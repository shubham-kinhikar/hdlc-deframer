==> flow/design.v <==
module crc(
input clk,rst,
input [7:0] data_des,            
input sop_des,                   
input eop_des,                   
output reg [7:0] data_out,        
output reg sop_out,               
output reg eop_out,               
output reg error);
    reg data_trans=0;            
    reg [15:0] crc;             
    reg [1:0] crc_push=0;            
    reg [3:0]counter;
    always@(posedge clk)
    begin
        if(rst)
            crc<=16'hffff;
        else if(sop_des==1 || counter >=0)
        begin
            crc[0]<=crc[12]^data_des[4]^crc[8]^data_des[0];
            crc[1]<=crc[13]^data_des[5]^crc[9]^data_des[1];
            crc[2]<=crc[14]^data_des[6]^crc[10]^data_des[2];
            crc[3]<=crc[15]^data_des[7]^crc[11]^data_des[3];
            crc[4]<=crc[12]^data_des[4];
            crc[5]<=crc[12]^data_des[4]^crc[8]^data_des[0]^crc[13]^data_des[5];
            crc[6]<=crc[13]^data_des[5]^crc[9]^data_des[1]^crc[14]^data_des[6];
            crc[7]<=crc[14]^data_des[6]^crc[10]^data_des[2]^crc[15]^data_des[7];
            crc[8]<=crc[15]^data_des[7]^crc[11]^data_des[3]^crc[0];
            crc[9]<=crc[12]^data_des[4]^crc[1];
            crc[10]<=crc[13]^data_des[5]^crc[2];
            crc[11]<=crc[14]^data_des[6]^crc[3];
            crc[12]<=crc[12]^data_des[4]^crc[8]^data_des[0]^crc[15]^data_des[7]^crc[4];
            crc[13]<=crc[13]^data_des[5]^crc[9]^data_des[1]^crc[5];
            crc[14]<=crc[14]^data_des[6]^crc[10]^data_des[2]^crc[6];
            crc[15]<=crc[15]^data_des[7]^crc[11]^data_des[3]^crc[7];
        end
        else
            crc<=crc;
    end
    always@(posedge clk)
    begin
        if(rst)
        begin
            data_out<=8'h7e;  
            sop_out<=0;
            eop_out<=0;
        end
        else
        begin
            if(sop_des)
            begin
                data_out<=data_des;
                sop_out<=1;
                eop_out<=0;
            end
            else if(counter<=7)
            begin
                data_out<=data_des;
                sop_out<=0;
                eop_out<=0;
            end
            else
            begin
                data_out<=00;   
                sop_out<=0;
                eop_out<=0;
            end
        end
    end
    always@(posedge clk)
    begin
    if(rst)
    counter<=0;
    else if(sop_des == 1)
    counter<=1;
    else if(counter > 0 && counter <= 7)
    counter<=counter+1;
    else
    counter<=counter+1;
    end
    always @ (eop_des)
    begin
    if(data_out==0)
    error<=1'b0;
    else
    error<=1'b1;
    end
    endmodule
# From RTL to reports: crc

What the tools print for crc, step after step.
Lines are those of the file above, counted from 1.
Operators: Yosys type, input widths -> output width; for muxes data width and select width s.
A cell with - has no value.

Top: crc
Clock input: clk
Standard-cell library: sky130hd
Library corner: tt_025C_1v80

# Elaborated design

Yosys after proc, flatten, opt, wreduce and memory -nomap, before mapping. Enables and synchronous resets that opt folds into registers are not counted as muxes. Memory bits, and registers merged into a memory's read port (data or address), are not among the register bits. Print and check cells are not counted. Equal cells are merged and count once.

Input port bits: 12
Register bits after elaboration: 13
Word-level cells: 13

Multiplexer cells: 5
$lt $le $gt $ge: 1
Add/sub/neg operators: 1
Reduce/logical cells: 2

Operators by type and width:

| operator            | count |
| $mux 8              | 2 |
| $logic_not 8->1     | 1 |
| $add 4x1->4 const B | 1 |
| $le 4x3->1 const B  | 1 |
| $mux 1              | 3 |
| $reduce_or 2->1     | 1 |

# Longest topological paths

Yosys ltp: most cells in a row. Word level: on the elaborated netlist, between registers, memories and ports. Mapped: between sequential cells and ports; inverters and the memories' decode and read muxes count.

Word-level depth: 3
ABC_AREA: 0
Gate-level depth with buffers: 3

# Netlist

Source: synth_stat.txt of the flow (Yosys; design flattened, memories mapped). It holds for the ABC_AREA given above (unset counts as 0); a run with the other value may have another netlist.

Buffers: 3
Synthesis area: 447.9 um2
Flip-flop cells: 13
Cell count: 40
Sequential area: 260.2 um2

Cell types:

| cell type                 | count | area in all (um2) |
| sky130_fd_sc_hd__dfxtp_1  | 13    | 260.25 |
| sky130_fd_sc_hd__a21o_1   | 6     | 45.043 |
| sky130_fd_sc_hd__and3b_1  | 2     | 17.517 |
| sky130_fd_sc_hd__nor3b_1  | 2     | 15.014 |
| sky130_fd_sc_hd__ha_1     | 1     | 12.512 |
| sky130_fd_sc_hd__nor4_1   | 2     | 12.512 |
| sky130_fd_sc_hd__buf_6    | 1     | 11.261 |
| sky130_fd_sc_hd__mux2_2   | 1     | 11.261 |
| sky130_fd_sc_hd__nor3_1   | 2     | 10.01 |
| sky130_fd_sc_hd__xnor2_1  | 1     | 8.758 |
| sky130_fd_sc_hd__buf_4    | 1     | 7.507 |
| sky130_fd_sc_hd__nand2b_1 | 1     | 6.256 |
| sky130_fd_sc_hd__a21oi_1  | 1     | 5.005 |
| sky130_fd_sc_hd__buf_2    | 1     | 5.005 |
| sky130_fd_sc_hd__nand3_1  | 1     | 5.005 |
| sky130_fd_sc_hd__conb_1   | 1     | 3.754 |
| sky130_fd_sc_hd__inv_1    | 1     | 3.754 |
| sky130_fd_sc_hd__nand2_1  | 1     | 3.754 |
| sky130_fd_sc_hd__nor2_1   | 1     | 3.754 |

# Timing after synthesis

OpenSTA on the mapped netlist: ideal clock, no wires. The path of least setup slack (recovery checks aside). Input and output delay are each 20% of the period. Register names are those of the netlist, which keeps one name where synthesis merged equal registers.

Path type: register to output
Start point: register data_out[5]
End point: output port error
Delay of the path: 0.700 ns
Arrival time: 0.700 ns
Required time: 0.708 ns
Time at the first pin: 0.000 ns
Driving pins on the path: 3
External output delay: 0.177 ns
Period: 0.885 ns
Slack: 0.008 ns
Synthesis period reached: 0.877 ns

"delay of the path" is the arrival time less input delay plus setup time.
A path that ends at an output port has no setup time.
"driving pins on the path" counts driving pins, that of a launching flip-flop among them; a cell with two outputs on the path counts twice.
"synthesis period reached" is the clock period less the worst setup slack; recovery checks do not enter. This is arithmetic on one report: input and output delays are still those of the set period (20% each).
The rows between start and end are the longest chain of elaborated cells between them; the timing report does not say that the signal goes this way. Where chains are equally long, one stands for them.
Each line given opens the expression or statement behind the cell; cells for indexed reads and writes are added by Yosys, which also makes memories of some case tables.
At most two assigning lines are given for a register; there are more.

Path through: sky130_fd_sc_hd__dfxtp_1 -> sky130_fd_sc_hd__nor4_1 -> sky130_fd_sc_hd__nand2_1
Length of the longest elaborated chain: 2

Ends and longest elaborated chain, after synthesis:

| item               | line | RTL |
| start: declaration | 6    | `output reg [7:0] data_out,` |
| start: assignment  | 52   | `data_out<=data_des;` |
| start: assignment  | 58   | `data_out<=data_des;` |
| $logic_not 8->1    | 83   | `if(data_out==0)` |
| $mux 1             | 83   |  |
| end: declaration   | 9    | `output reg error);` |

# Timing after layout

Path of least setup slack in the final report of job 2 (OpenROAD, finished layout, wires in). Where an end is a register, its clock arrival counts in the times.

Path type: register to output
Start point: register data_out[1]
End point: output port error
Arrival time: 1.08 ns
Driving pins on the path: 4
Slack: 0.26 ns
Time at the first pin: 0.27 ns
External output delay: 0.33 ns
Required time: 1.34 ns
Period: 1.67 ns

The rows between start and end are the longest chain of elaborated cells between them; the timing report does not say that the signal goes this way. Where chains are equally long, one stands for them.
At most two assigning lines are given for a register; there are more.

Path through: sky130_fd_sc_hd__dfxtp_2 -> sky130_fd_sc_hd__nor4_4 -> sky130_fd_sc_hd__nand2_1 -> sky130_fd_sc_hd__clkbuf_2
Length of the longest elaborated chain: 2

Ends and longest elaborated chain, after layout:

| item               | line | RTL |
| start: declaration | 6    | `output reg [7:0] data_out,` |
| start: assignment  | 52   | `data_out<=data_des;` |
| start: assignment  | 58   | `data_out<=data_des;` |
| $logic_not 8->1    | 83   | `if(data_out==0)` |
| $mux 1             | 83   |  |
| end: declaration   | 9    | `output reg error);` |

FLOW RESULTS
============

Module crc, platform sky130hd: 2 stored runs of the flow (Yosys, OpenROAD) with differing settings, in no particular order. Input and output delays are each 20% of the period that was set; the output load is 0.01 pF.
"achieved period" means the clock period less the worst setup slack. The figure is calculated, with input and output delays left at 20% of the set period.
By "worst path time" is meant the share of the clock period that the worst setup path is allowed (20% is reserved at inputs, 20% at outputs), minus its slack. Clock arrival times at its registers enter into it.
"total power of the final layout": no workload was simulated; the value follows from the tool's default switching activity.
Settings: - = not set for that run.
Results: - = not shown.

| item                                         | job 1 | job 2              |
| period_ns                                    | 0.789 | 1.67               |
| CORE_UTILIZATION                             | 65    | 32                 |
| SETUP_SLACK_MARGIN                           | 0.1   | 0.29               |
| PLACE_DENSITY_LB_ADDON                       | 0.08  | 0.19               |
| CELL_PAD_IN_SITES_GLOBAL_PLACEMENT           | 1     | -                  |
| GPL_TIMING_DRIVEN                            | 0     | -                  |
| GPL_ROUTABILITY_DRIVEN                       | 1     | -                  |
| CAP_MARGIN                                   | 30    | 20                 |
| MIN_ROUTING_LAYER                            | met1  | -                  |
| MAX_ROUTING_LAYER                            | met4  | met5               |
| CORE_MARGIN                                  | 2     | 10                 |
| SLEW_MARGIN                                  | 20    | 20                 |
| HOLD_SLACK_MARGIN                            | -     | 0.26               |
| CORE_ASPECT_RATIO                            | -     | 0.88               |
| CTS_CLUSTER_DIAMETER                         | -     | 388                |
| cell area after synthesis (um2)              | -     | 447.9              |
| area inside the die boundary (um2)           | -     | 3299.4             |
| standard-cell area of the final layout (um2) | -     | 681.9              |
| final utilization (%)                        | -     | 52.8               |
| worst setup slack after layout (ns)          | -     | 0.261              |
| sum of negative setup slack (ns)             | -     | 0.000              |
| worst hold slack after layout (ns)           | -     | 0.470              |
| total power of the final layout (µW)         | -     | 594.6              |
| achieved period (ns)                         | -     | 1.409              |
| worst path time (ns)                         | -     | 1.08               |
| worst setup path kind                        | -     | register to output |

Job 1: not finished: floorplanning ended with error PDN-0185
